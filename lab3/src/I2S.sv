==> flow/design.v <==
module AudRecorder(
	input           i_rst_n, 
	input           i_clk,
	input           i_lrc,
	input           i_start,
	input           i_pause,
	input           i_stop,
	input           i_data,
	output [19:0]   o_address,
	output [15:0]   o_data
);
localparam S_IDLE = 0;
localparam S_READ = 1;
localparam S_SAVE = 2;
localparam S_WAIT_1 = 3;
localparam S_WAIT_2 = 4;
logic [2:0]		state_r, state_w;
logic [19:0]	addr_r, addr_w;
logic [15:0]	data_r, data_w;
logic [3:0]		cnt_r, cnt_w;
assign o_address = addr_r;
assign o_data 	 = (state_r == S_SAVE) ? data_r : '0;
always_comb begin
	state_w = state_r;
	addr_w = addr_r;
	data_w = data_r;
	cnt_w = cnt_r;
	case(state_r)
		S_IDLE: begin
			if ( i_start ) begin
				state_w = (i_lrc) ? S_WAIT_2 : S_WAIT_1;
				addr_w = 0;
			end
		end
		S_WAIT_1: begin 	 
			if ( i_lrc == 1 ) begin state_w = S_WAIT_2; end
		end
		S_WAIT_2: begin 	 
			if ( i_lrc == 0 ) begin state_w = S_READ; end
			cnt_w = 0;
		end
		S_READ: begin		 
			data_w = { data_r[14:0], i_data };
			cnt_w = ( cnt_r == 15 ) ? 0 : cnt_r + 1;
			state_w = ( cnt_r == 15 ) ? S_SAVE : state_w;
		end
		S_SAVE: begin		 
			addr_w = addr_r + 1;
			state_w = S_WAIT_1;
		end
	endcase
	if ( i_pause || i_stop ) begin
		state_w = S_IDLE;
	end
end
always_ff @ ( posedge i_clk or negedge i_rst_n ) begin
	if ( !i_rst_n ) begin
		cnt_r <= 0;
		addr_r <= 0;
		data_r <= 0;
		state_r <= S_IDLE;
	end
	else begin
		cnt_r <= cnt_w;
		addr_r <= addr_w;
		data_r <= data_w;
		state_r <= state_w;
	end
end
endmodule
module AudPlayer(
	input           i_rst_n,
	input           i_bclk,
	input           i_daclrck,
	input           i_en,  
	input [15:0]    i_dac_data,  
	output          o_aud_dacdat
);
localparam S_WAIT = 1;
localparam S_SEND = 0;
logic [1:0]		state_r, state_w;
logic [15:0]	data_r, data_w;
logic [3:0]		cnt_r, cnt_w;
logic 			lrc_r;
assign o_aud_dacdat = ( state_r == S_SEND ) ? data_r[cnt_r] : 0;
always_comb begin
	state_w = state_r; 
	data_w = data_r;
	cnt_w = cnt_r;
	if ( i_en ) begin
		case(state_r)
			S_WAIT: begin		 
				if ( i_daclrck != lrc_r ) begin
					state_w = S_SEND;
					data_w = ( i_daclrck ) ? data_r : i_dac_data;
					cnt_w = 15;
				end
			end
			S_SEND: begin
				state_w = (cnt_r == 0) ? S_WAIT : state_w;
				cnt_w = (cnt_r == 0) ? 15 : cnt_r - 1;
			end
		endcase
	end else begin
		state_w = S_WAIT;
	end
end
always_ff @(posedge i_bclk or negedge i_rst_n) begin
	if ( !i_rst_n ) begin
		cnt_r <= 0;
		data_r <= 0;
		lrc_r <= 0;
		state_r <= S_WAIT;
	end else begin
		cnt_r <= cnt_w;
		data_r <= data_w;
		state_r <= state_w;
		lrc_r <= i_daclrck;
	end
end
endmodule
### Reports on AudRecorder

Tool output for the design above, in the order of the flow.
Line numbers count from 1 in the design file above.
Operators: Yosys type, input widths -> output width; for muxes data width and select width s.
Library cell names are shortened.
A cell with - has no value.

* top: AudRecorder
* clock port: i_clk
* standard-cell library: sky130hd
* timing corner: tt_025C_1v80

### Elaborated design

Yosys after proc, flatten, opt, wreduce and memory -nomap, before mapping. Memory bits, and registers merged into a memory's read port (data or address), are not among the register bits. Print and check cells are not counted. Equal cells are merged and count once.

* add/subtract/negate cells: 2
* $mul: 0
* divide/modulo/power cells: 0
* magnitude comparators: 0
* equality and inequality tests: 10
* shift operators: 0
* multiplexer cells: 12
* bitwise gates (word level): 0
* reductions and logical operators: 7

Operator list (count)
* $pmux 20 s2: 1
* $add 20x1->20 const B: 1
* $mux 20: 1
* $mux 3: 6
* $mux 16: 1
* $pmux 3 s5: 1
* $ne 3x3->1 const B: 4
* $pmux 4 s2: 1
* $eq 3x2->1 const B: 2
* $reduce_bool 6->1: 1
* $reduce_and 5->1: 1
* $reduce_bool 2->1: 2
* $add 4x1->4 const B: 1
* $eq 4x4->1 const B: 1
* $mux 4: 1
* $eq 3x1->1 const B: 1
* $eq 3x3->1 const B: 1
* $logic_not 3->1: 1
* $ne 2x2->1 const B: 1
* $reduce_and 2->1: 1
* $logic_or 1x1->1: 1

* register bits: 43
* latch bits: 0
* RAM bits: 0
* memory bits (read-only): 0
* word width x clocked read ports: 0
* memories kept: 0
* input port bits: 7
* output and inout port bits: 36

### Logic depth

Yosys ltp: most cells in a row. Word level: on the elaborated netlist, between registers, memories and ports. Mapped: between sequential cells and ports; inverters and the memories' decode and read muxes count.

* depth in word-level cells: 4
* ABC_AREA: 0
* gate-level depth with buffers: 6
* gate-level depth less buffers: 5

### After synthesis

Source: synth_stat.txt of the flow (Yosys; design flattened, memories mapped). It holds for the ABC_AREA given above (unset counts as 0); a run with the other value may have another netlist.
Totals and module areas in this step are rounded.

* cells in the netlist: 248
* cell area after synthesis: 0.002201 mm^2
* area of sequential cells: 0.001076 mm^2
* flip-flops: 43

Cells by type (count)
* dfrtp_1: 43
* nand2_1: 71
* mux2i_1: 11
* and2_1: 17
* o21ai_0: 16
* nand3_1: 10
* nand4_1: 8
* clkbuf_1: 9
* a21oi_1: 5
* ha_1: 2
* buf_2: 4
* nor2_1: 5
* nor4_1: 3
* a21o_1: 2
* inv_1: 4
* nor3_1: 3
* nor3b_1: 2
* a31oi_1: 2

Other cell types: 29; their cells: 31.

### Timing after synthesis

Source: OpenSTA report_checks on the synthesized netlist (no wires, ideal clock, input and output delay 20% of the period each), path of least setup slack; recovery checks are left aside. Register names are those of the netlist, which keeps one name where synthesis merged equal registers.

* kind: reg2out
* from: reg state_r[0]
* to: out o_data[0]
* period: 2.82 ns
* data arrival time: 1.279 ns
* data required time: 2.256 ns
* setup slack: 0.977 ns
* delay of the path: 1.279 ns
* stages on the path: 4
* buffers on the path: 1
* period reached after synthesis: 1.843 ns

"delay of the path" is the arrival time less input delay plus setup time.
A path that ends at an output port has no setup time.
"stages on the path": output pins that drive a net of the path, with the launching flip-flop's if there is one; two outputs of one cell count as two.
"period reached after synthesis" is the clock period less the worst setup slack; recovery checks do not enter. This is arithmetic on one report: input and output delays are still those of the set period (20% each).
The rows between start and end are the longest chain of elaborated cells between them; the timing report does not say that the signal goes this way. Where chains are equally long, one stands for them.
Each line given opens the expression or statement behind the cell; cells for indexed reads and writes are added by Yosys, which also makes memories of some case tables.

* cells stage by stage: dfrtp_1 -> nor3b_1 -> clkbuf_1 -> and2_1
* cells in the longest elaborated chain: 2

RTL lines, path after synthesis
* from (decl): RTL line 17 `logic [2:0] state_r, state_w;`
* from (assign): RTL line 61 `state_r <= S_IDLE;`
* from (assign): RTL line 67 `state_r <= state_w;`
* $eq 3x2->1: RTL line 22 `assign o_data = (state_r == S_SAVE) ? data_r : '0;`
* $mux 16: RTL line 22
* to (decl): RTL line 10 `output [15:0] o_data`

### Timing after layout

Path of least setup slack in the final report of flow run A (OpenROAD, finished layout, wires in). Where an end is a register, its clock arrival counts in the times.

* kind: reg2out
* from: reg state_r[1]
* to: out o_data[13]
* period: 3.62 ns
* data arrival time: 2.06 ns
* data required time: 2.90 ns
* setup slack: 0.83 ns
* stages on the path: 5
* buffers on the path: 2

The rows between start and end are the longest chain of elaborated cells between them; the timing report does not say that the signal goes this way. Where chains are equally long, one stands for them.

* cells stage by stage: dfrtp_1 -> nor3b_2 -> buf_4 -> and2_1 -> clkdlybuf4s50_1
* cells in the longest elaborated chain: 2

RTL lines, path post-layout
* from (decl): RTL line 17 `logic [2:0] state_r, state_w;`
* from (assign): RTL line 61 `state_r <= S_IDLE;`
* from (assign): RTL line 67 `state_r <= state_w;`
* $eq 3x2->1: RTL line 22 `assign o_data = (state_r == S_SAVE) ? data_r : '0;`
* $mux 16: RTL line 22
* to (decl): RTL line 10 `output [15:0] o_data`

Ticket comment

Design AudRecorder on sky130hd. What follows are 2 stored runs of the flow, each under its own settings; their order means nothing. The constraints put input and output delay at 20% of the set period each and load the outputs with 0.01 pF.
"period reached": clock period set for the run, less the worst setup slack. It is reckoned from that one timing run; input and output delays stay at 20% of the period that was set.
"critical path time" = time allowed to the worst setup path (clock period - input delay - output delay, where it has them) - its slack; a late launch clock adds to it, a late capture clock takes from it.
"power consumption" is the tool's figure for a default switching activity; nothing was simulated.
Values from the reports are rounded here.

### Flow run A

Settings: `period_ns=3.62`, `CAP_MARGIN=20`, `CORE_MARGIN=2`, `CORE_UTILIZATION=40`, `SLEW_MARGIN=20`

- Critical path time: 2.06 ns
- Class of the worst setup path: reg2out
- Area inside the die boundary: 0.006111 mm^2
- Final setup TNS: 0.000 ns
- Power consumption: 998.8 µW
- Worst setup slack after layout: 0.833 ns
- Chip area in the Yosys report: 0.002201 mm^2
- Standard-cell area after layout: 0.002763 mm^2
- Worst hold slack after layout: 0.479 ns
- Period reached: 2.787 ns
- Utilization in the final report: 51.1%

### Flow run B

Settings: `period_ns=1.67`, `CORE_UTILIZATION=56`, `SETUP_SLACK_MARGIN=0.38`, `CORE_ASPECT_RATIO=1.97`, `CELL_PAD_IN_SITES_GLOBAL_PLACEMENT=3`, `CELL_PAD_IN_SITES_DETAIL_PLACEMENT=0`, `TNS_END_PERCENT=25`, `GPL_TIMING_DRIVEN=0`, `GPL_ROUTABILITY_DRIVEN=1`, `CTS_CLUSTER_SIZE=74`, `CAP_MARGIN=0`, `MAX_ROUTING_LAYER=met5`, `CORE_MARGIN=2`, `SLEW_MARGIN=20`

Unfinished; error GPL-0301 in placement.
